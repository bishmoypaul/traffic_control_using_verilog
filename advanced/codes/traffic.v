==> flow/design.v <==
module traffic (
    input wire clk,              
    input wire reset,            
    input wire [1:0] mode_select, 
    input wire traffic_sensor,    
    input wire emergency,         
    output reg [1:0] horizontal_light, 
    output reg [1:0] vertical_light    
);
    parameter RED = 2'b00;
    parameter YELLOW = 2'b01;
    parameter GREEN = 2'b10;
    parameter GREEN_BLINK = 2'b11;
    parameter RED_YELLOW = 2'b01;   
    parameter [3:0] S_H_RED_V_GREEN = 4'b0000;         
    parameter [3:0] S_H_RED_V_GREEN_BLINK = 4'b0001;   
    parameter [3:0] S_H_RED_V_YELLOW = 4'b0010;        
    parameter [3:0] S_H_RED_V_RED = 4'b0011;           
    parameter [3:0] S_H_RED_YELLOW_V_RED = 4'b0100;    
    parameter [3:0] S_H_GREEN_V_RED = 4'b0101;         
    parameter [3:0] S_H_GREEN_BLINK_V_RED = 4'b0110;   
    parameter [3:0] S_H_YELLOW_V_RED = 4'b0111;        
    parameter [3:0] S_H_RED_V_RED_2 = 4'b1000;         
    parameter [3:0] S_H_RED_V_RED_YELLOW = 4'b1001;    
    parameter [3:0] S_EMERGENCY = 4'b1111;             
    parameter [7:0] T1 = 8'd40;   
    parameter [7:0] T2 = 8'd15;   
    parameter [7:0] T3 = 8'd10;   
    parameter [7:0] T4 = 8'd5;    
    parameter [7:0] T5 = 8'd3;    
    parameter [1:0] MODE_NORMAL = 2'b00;
    parameter [1:0] MODE_TRAFFIC = 2'b01;
    parameter [1:0] MODE_EMERGENCY = 2'b10;
    reg [3:0] current_state;
    reg [7:0] timer;
    reg blink_toggle;
    reg [3:0] blink_counter;
    reg [1:0] active_mode;
    reg [7:0] time_multiplier;
    parameter [3:0] BLINK_TIME = 4'd5;
    parameter [7:0] NORMAL_MULT = 8'd1;     
    parameter [7:0] TRAFFIC_MULT_HIGH = 8'd2;  
    always @(posedge clk or posedge reset) begin
        if (reset) begin
            active_mode <= MODE_NORMAL;
        end
        else begin
            if (emergency)
                active_mode <= MODE_EMERGENCY;
            else
                active_mode <= mode_select;
        end
    end
    always @(posedge clk or posedge reset) begin
        if (reset) begin
            blink_counter <= 4'd0;
            blink_toggle <= 1'b0;
        end
        else if (blink_counter >= BLINK_TIME) begin
            blink_counter <= 4'd0;
            blink_toggle <= ~blink_toggle;
        end
        else begin
            blink_counter <= blink_counter + 1'b1;
        end
    end
    always @(posedge clk or posedge reset) begin
        if (reset) begin
            time_multiplier <= NORMAL_MULT;
        end
        else begin
            case (current_state)
                S_H_RED_V_GREEN: begin
                    if (active_mode == MODE_TRAFFIC && !traffic_sensor)
                        time_multiplier <= TRAFFIC_MULT_HIGH;
                    else
                        time_multiplier <= NORMAL_MULT;
                end
                S_H_GREEN_V_RED: begin
                    if (active_mode == MODE_TRAFFIC && traffic_sensor)
                        time_multiplier <= TRAFFIC_MULT_HIGH;
                    else
                        time_multiplier <= NORMAL_MULT;
                end
                default: begin
                    time_multiplier <= NORMAL_MULT;
                end
            endcase
        end
    end
    always @(posedge clk or posedge reset) begin
        if (reset) begin
            current_state <= S_H_RED_V_GREEN;
            timer <= 8'd0;
        end
        else begin
            if (active_mode == MODE_EMERGENCY) begin
                current_state <= S_EMERGENCY;
                timer <= 8'd0;
            end
            else begin
                timer <= timer + 1'b1;
                case (current_state)
                    S_H_RED_V_GREEN: begin
                        if (timer >= (T1 * time_multiplier)) begin
                            timer <= 8'd0;
                            current_state <= S_H_RED_V_GREEN_BLINK;
                        end
                    end
                    S_H_RED_V_GREEN_BLINK: begin
                        if (timer >= T2) begin
                            timer <= 8'd0;
                            current_state <= S_H_RED_V_YELLOW;
                        end
                    end
                    S_H_RED_V_YELLOW: begin
                        if (timer >= T3) begin
                            timer <= 8'd0;
                            current_state <= S_H_RED_V_RED;
                        end
                    end
                    S_H_RED_V_RED: begin
                        if (timer >= T4) begin
                            timer <= 8'd0;
                            current_state <= S_H_RED_YELLOW_V_RED;
                        end
                    end
                    S_H_RED_YELLOW_V_RED: begin
                        if (timer >= T5) begin
                            timer <= 8'd0;
                            current_state <= S_H_GREEN_V_RED;
                        end
                    end
                    S_H_GREEN_V_RED: begin
                        if (timer >= (T1 * time_multiplier)) begin
                            timer <= 8'd0;
                            current_state <= S_H_GREEN_BLINK_V_RED;
                        end
                    end
                    S_H_GREEN_BLINK_V_RED: begin
                        if (timer >= T2) begin
                            timer <= 8'd0;
                            current_state <= S_H_YELLOW_V_RED;
                        end
                    end
                    S_H_YELLOW_V_RED: begin
                        if (timer >= T3) begin
                            timer <= 8'd0;
                            current_state <= S_H_RED_V_RED_2;
                        end
                    end
                    S_H_RED_V_RED_2: begin
                        if (timer >= T4) begin
                            timer <= 8'd0;
                            current_state <= S_H_RED_V_RED_YELLOW;
                        end
                    end
                    S_H_RED_V_RED_YELLOW: begin
                        if (timer >= T5) begin
                            timer <= 8'd0;
                            current_state <= S_H_RED_V_GREEN;
                        end
                    end
                    S_EMERGENCY: begin
                        if (active_mode != MODE_EMERGENCY) begin
                            timer <= 8'd0;
                            current_state <= S_H_RED_V_GREEN;
                        end
                    end
                    default: begin
                        timer <= 8'd0;
                        current_state <= S_H_RED_V_GREEN;
                    end
                endcase
            end
        end
    end
    always @(*) begin
        case (current_state)
            S_H_RED_V_GREEN: begin
                horizontal_light = RED;
                vertical_light = GREEN;
            end
            S_H_RED_V_GREEN_BLINK: begin
                horizontal_light = RED;
                vertical_light = blink_toggle ? GREEN : GREEN_BLINK;
            end
            S_H_RED_V_YELLOW: begin
                horizontal_light = RED;
                vertical_light = YELLOW;
            end
            S_H_RED_V_RED, S_H_RED_V_RED_2: begin
                horizontal_light = RED;
                vertical_light = RED;
            end
            S_H_RED_YELLOW_V_RED: begin
                horizontal_light = RED_YELLOW;
                vertical_light = RED;
            end
            S_H_GREEN_V_RED: begin
                horizontal_light = GREEN;
                vertical_light = RED;
            end
            S_H_GREEN_BLINK_V_RED: begin
                horizontal_light = blink_toggle ? GREEN : GREEN_BLINK;
                vertical_light = RED;
            end
            S_H_YELLOW_V_RED: begin
                horizontal_light = YELLOW;
                vertical_light = RED;
            end
            S_H_RED_V_RED_YELLOW: begin
                horizontal_light = RED;
                vertical_light = RED_YELLOW;
            end
            S_EMERGENCY: begin
                horizontal_light = blink_toggle ? YELLOW : RED;
                vertical_light = blink_toggle ? YELLOW : RED;
            end
            default: begin
                horizontal_light = RED;
                vertical_light = RED;
            end
        endcase
    end
endmodule
Tool chain data of traffic

The steps from the RTL of traffic to its reports follow in flow order.
Lines are those of the file above, counted from 1.
Operators: Yosys type, input widths -> output width; for muxes data width and select width s.
Library cell names are shortened.
A cell with n/a has no value.

Top module: traffic
Clock port: clk
Library: sky130hd
Corner: tt_025C_1v80

After elaboration

Counts by Yosys on the flattened word-level netlist (proc, flatten, opt, wreduce; memories kept). Register bits leave out memories and registers merged into their read ports (data or address). Print and check cells are left out. Cells with the same type and inputs are merged into one.

Cells after elaboration: 82
Latch bits: 0
Input bits: 6
Memory cells: 0
Word width x clocked read ports: 0
Memory bits (writable): 0
Bits in registers: 27
Output and inout port bits: 4
Bits in read-only memories: 0

Div/mod/pow operators: 0
Add/subtract/negate cells: 2
Multipliers: 1
Magnitude comparators: 6
Equal/unequal tests: 24
Multiplexer cells: 30
Bitwise gates (word level): 1
Reduce/logical cells: 12
Shift-type cells: 0

Operators with widths:

| cell                | count |
| $mux 8              | 7 |
| $mux 4              | 13 |
| $pmux 8 s6          | 1 |
| $pmux 4 s11         | 1 |
| $ne 3x3->1 const B  | 11 |
| $mul 3x8->5 const A | 1 |
| $eq 4x3->1 const B  | 4 |
| $ge 8x4->1 const B  | 2 |
| $pmux 8 s2          | 1 |
| $pmux 2 s4          | 2 |
| $reduce_or 2->1     | 7 |
| $eq 4x4->1 const B  | 3 |
| $reduce_and 11->1   | 1 |
| $eq 4x2->1 const B  | 2 |
| $add 8x1->8 const B | 1 |
| $ge 8x2->1 const B  | 1 |
| $ge 8x3->1 const B  | 1 |
| $ge 8x8->1          | 1 |
| $mux 2              | 3 |
| $add 4x1->4 const B | 1 |
| $eq 4x1->1 const B  | 1 |
| $ge 4x3->1 const B  | 1 |
| $logic_not 4->1     | 1 |
| $logic_and 1x1->1   | 2 |
| $eq 2x1->1 const B  | 1 |
| $eq 2x2->1 const B  | 1 |
| $ne 2x2->1 const B  | 1 |
| $mux 1              | 2 |

Other operator kinds: 2; their cells: 2.

Depth

Depth = most cells in a row (Yosys ltp): at word level without a register or memory, in the mapped netlist without a sequential cell, where the memories' decode and read muxes count.

Depth after elaboration: 5
ABC_AREA: 0
Depth in mapped cells: 7
Depth with buffers taken out: 6

Mapped cells and area

Source: synth_stat.txt of the flow (Yosys; design flattened, memories mapped). It holds for the ABC_AREA given above (unset counts as 0); a run with the other value may have another netlist.

Cell count: 159
Mapped area: 0.0015853 mm^2
Flip-flops: 28
Buffer cells: 3
Sequential area: 0.0007032 mm^2

Cells by type:

| type     | count | area in all (um^2) |
| dfrtp_1  | 26    | 650.624 |
| ha_1     | 11    | 137.632 |
| a211oi_1 | 11    | 82.579 |
| dfstp_2  | 2     | 52.55 |
| nor2_1   | 14    | 52.55 |
| a22oi_1  | 6     | 45.043 |
| inv_1    | 12    | 45.043 |
| xor2_1   | 5     | 43.792 |
| a21oi_1  | 7     | 35.034 |
| nand3_1  | 7     | 35.034 |
| xnor2_1  | 3     | 26.275 |
| and2_1   | 4     | 25.024 |
| nand2b_1 | 4     | 25.024 |
| o21ai_0  | 5     | 25.024 |
| nand2_1  | 6     | 22.522 |
| nor4_4   | 1     | 21.27 |
| or2_2    | 3     | 18.768 |
| a211o_1  | 2     | 17.517 |

Other cell types: 25; their cells: 30.

Timing after synthesis

Path of least setup slack by OpenSTA after synthesis, without wires, with an ideal clock, recovery checks aside; 20% of the period is set as input and as output delay. Where synthesis merged equal registers, the netlist keeps one of their names.

Kind: reg2reg
From: reg (no name shown)
To: reg timer[0]
Data required time: 2,766 ps
Stages on the path: 7
Arrival: 1,851 ps
Clock period: 2,860 ps
Library setup time: 94 ps
Path buffers: 0
Slack: 915 ps
Launch time at the first pin: 0 ps
Delay of the path: 1,945 ps
Synthesis period reached: 1,945 ps

"delay of the path" = arrival - input delay + setup time.
"stages on the path" counts driving pins, that of a launching flip-flop among them; a cell with two outputs on the path counts twice.
"synthesis period reached" = period - worst setup slack (recovery checks aside). The figure is calculated, with input and output delays left at 20% of the set period.
At most two assigning lines are given for a register; there are more.

Cells stage by stage: dfstp_2 inv_1 ha_1 a21o_1 a2111oi_2 a22oi_2 a211oi_1

RTL lines, path after synthesis:

| element     | RTL line | RTL |
| to (assign) | 94       | `timer <= 8'd0;` |
| to (assign) | 102      | `timer <= timer + 1'b1;` |
| to (decl)   | 35       | `reg [7:0] timer;` |

Chain of elaborated cells between the ends: none given.

Timing after layout

From the final timing report of stored run 1: the path of least setup slack in the routed layout; clock arrival at registers is part of the times.
The report prints the path's times to 10 ps; the period is as set.

Kind: reg2out
From: reg blink_toggle
To: out vertical_light[0]
External output delay: 480 ps
Arrival: 1,690 ps
Slack: 230 ps
Stages on the path: 4
Data required time: 1,910 ps
Launch time at the first pin: 320 ps
Clock period: 2,390 ps
Path buffers: 1

Between the ends stands the longest chain of elaborated cells between them, by number of cells; it is not shown to be the way that was timed. Of several equally long chains one is given.
Each line given opens the expression or statement behind the cell; cells for indexed reads and writes are added by Yosys, which also makes memories of some case tables.

Cells stage by stage: dfrtp_1 a211oi_1 o21ai_0 clkdlybuf4s50_1
Cells in the longest elaborated chain: 2
Elaborated cells on any way between the ends: 3
Those cells by class: mux: 3

RTL lines, path post-layout:

| element       | RTL line | RTL |
| from (decl)   | 36       | `reg blink_toggle;` |
| from (assign) | 57       | `blink_toggle <= 1'b0;` |
| from (assign) | 61       | `blink_toggle <= ~blink_toggle;` |
| $mux 1        | 218      | `vertical_light = blink_toggle ? YELLOW : RED;` |
| $pmux 2 s4    | 179      | `case (current_state)` |
| to (decl)     | 8        | `output reg [1:0] vertical_light` |

Data sheet: physical implementation of traffic

Flow measurements of traffic on sky130hd: 2 stored runs with different settings, listed in no order. Input and output delays are each 20% of the period that was set; the output load is 0.01 pF.
"clock period achieved" means the clock period less the worst setup slack. The figure is calculated, with input and output delays left at 20% of the set period.
"time of the worst setup path": the worst setup path's part of the clock period (all of it between registers, 20% less for each end at a port) less its slack. A launch clock that arrives late makes it longer, a capture clock that arrives late makes it shorter.
By "total power after layout" is meant OpenSTA's value without simulated activity: inputs other than the clock are taken to toggle once in ten clock periods, and the tool carries that through the logic.
"time of the worst setup path" is known to 10 ps.

## Stored run 1

==> flow/run.sh <==
#!/bin/bash
# the make line also repeats the synthesis and layout settings of config.mk as NAME=value (left out here)
make -C /OpenROAD-flow-scripts/flow DESIGN_CONFIG=/design/flow/config.mk WORK_HOME=/design/flow/orfs CLKGATE_MAP_FILE= finish
==> flow/config.mk <==
export PLATFORM = sky130hd
export DESIGN_NAME = traffic
export DESIGN_NICKNAME = traffic
export VERILOG_FILES = /design/flow/design.v
export SDC_FILE = /design/flow/constraint.sdc
export NUM_CORES = 4
export LEC_CHECK = 0
export ABC_AREA = 0
export CAP_MARGIN = 20
export CORE_MARGIN = 2
export CORE_UTILIZATION = 71
export CTS_CLUSTER_SIZE = 95
export PLACE_DENSITY_LB_ADDON = 0.23
export SLEW_MARGIN = 20
==> flow/constraint.sdc <==
create_clock -name core_clock -period 2.39 [get_ports {clk}]
set_input_delay 0.4780 -clock core_clock [delete_from_list [all_inputs] [get_ports {clk}]]
set_output_delay 0.4780 -clock core_clock [all_outputs]
set_load 0.01 [all_outputs]

| result of stored run 1 | value |
|---|---|
| area of the synthesized netlist | 0.0015853 mm^2 |
| clock period achieved | 2,163 ps |
| total negative slack on setup checks | 0 ps |
| utilization after routing | 79.8 % |
| area inside the die boundary | 0.0026266 mm^2 |
| lowest setup slack | 227 ps |
| time of the worst setup path | 1,690 ps |
| worst setup path kind | reg2out |
| total power after layout | 745.3 uW |
| standard-cell area after routing | 0.0017304 mm^2 |

## Stored run 2

==> flow/run.sh <==
#!/bin/bash
# the make line also repeats the synthesis and layout settings of config.mk as NAME=value (left out here)
make -C /OpenROAD-flow-scripts/flow DESIGN_CONFIG=/design/flow/config.mk WORK_HOME=/design/flow/orfs CLKGATE_MAP_FILE= finish
==> flow/config.mk <==
export PLATFORM = sky130hd
export DESIGN_NAME = traffic
export DESIGN_NICKNAME = traffic
export VERILOG_FILES = /design/flow/design.v
export SDC_FILE = /design/flow/constraint.sdc
export NUM_CORES = 4
export LEC_CHECK = 0
export CAP_MARGIN = 20
export CELL_PAD_IN_SITES_GLOBAL_PLACEMENT = 2
export CORE_MARGIN = 2
export CORE_UTILIZATION = 24
export CTS_CLUSTER_SIZE = 39
export GPL_TIMING_DRIVEN = 1
export MAX_ROUTING_LAYER = met4
export PLACE_DENSITY = 0.8
export SETUP_SLACK_MARGIN = 0.07
export SLEW_MARGIN = 20
==> flow/constraint.sdc <==
create_clock -name core_clock -period 1.44 [get_ports {clk}]
set_input_delay 0.2880 -clock core_clock [delete_from_list [all_inputs] [get_ports {clk}]]
set_output_delay 0.2880 -clock core_clock [all_outputs]
set_load 0.01 [all_outputs]

| result of stored run 2 | value |
|---|---|
| time of the worst setup path | 1,920 ps |
| worst setup path kind | reg2reg |
| total power after layout | 1,595 uW |
| area of the synthesized netlist | 0.0015853 mm^2 |
| area inside the die boundary | 0.007271 mm^2 |
| standard-cell area after routing | 0.0023986 mm^2 |
| total negative slack on setup checks | -5,912 ps |
| lowest setup slack | -484 ps |
| utilization after routing | 37.6 % |
| clock period achieved | 1,924 ps |
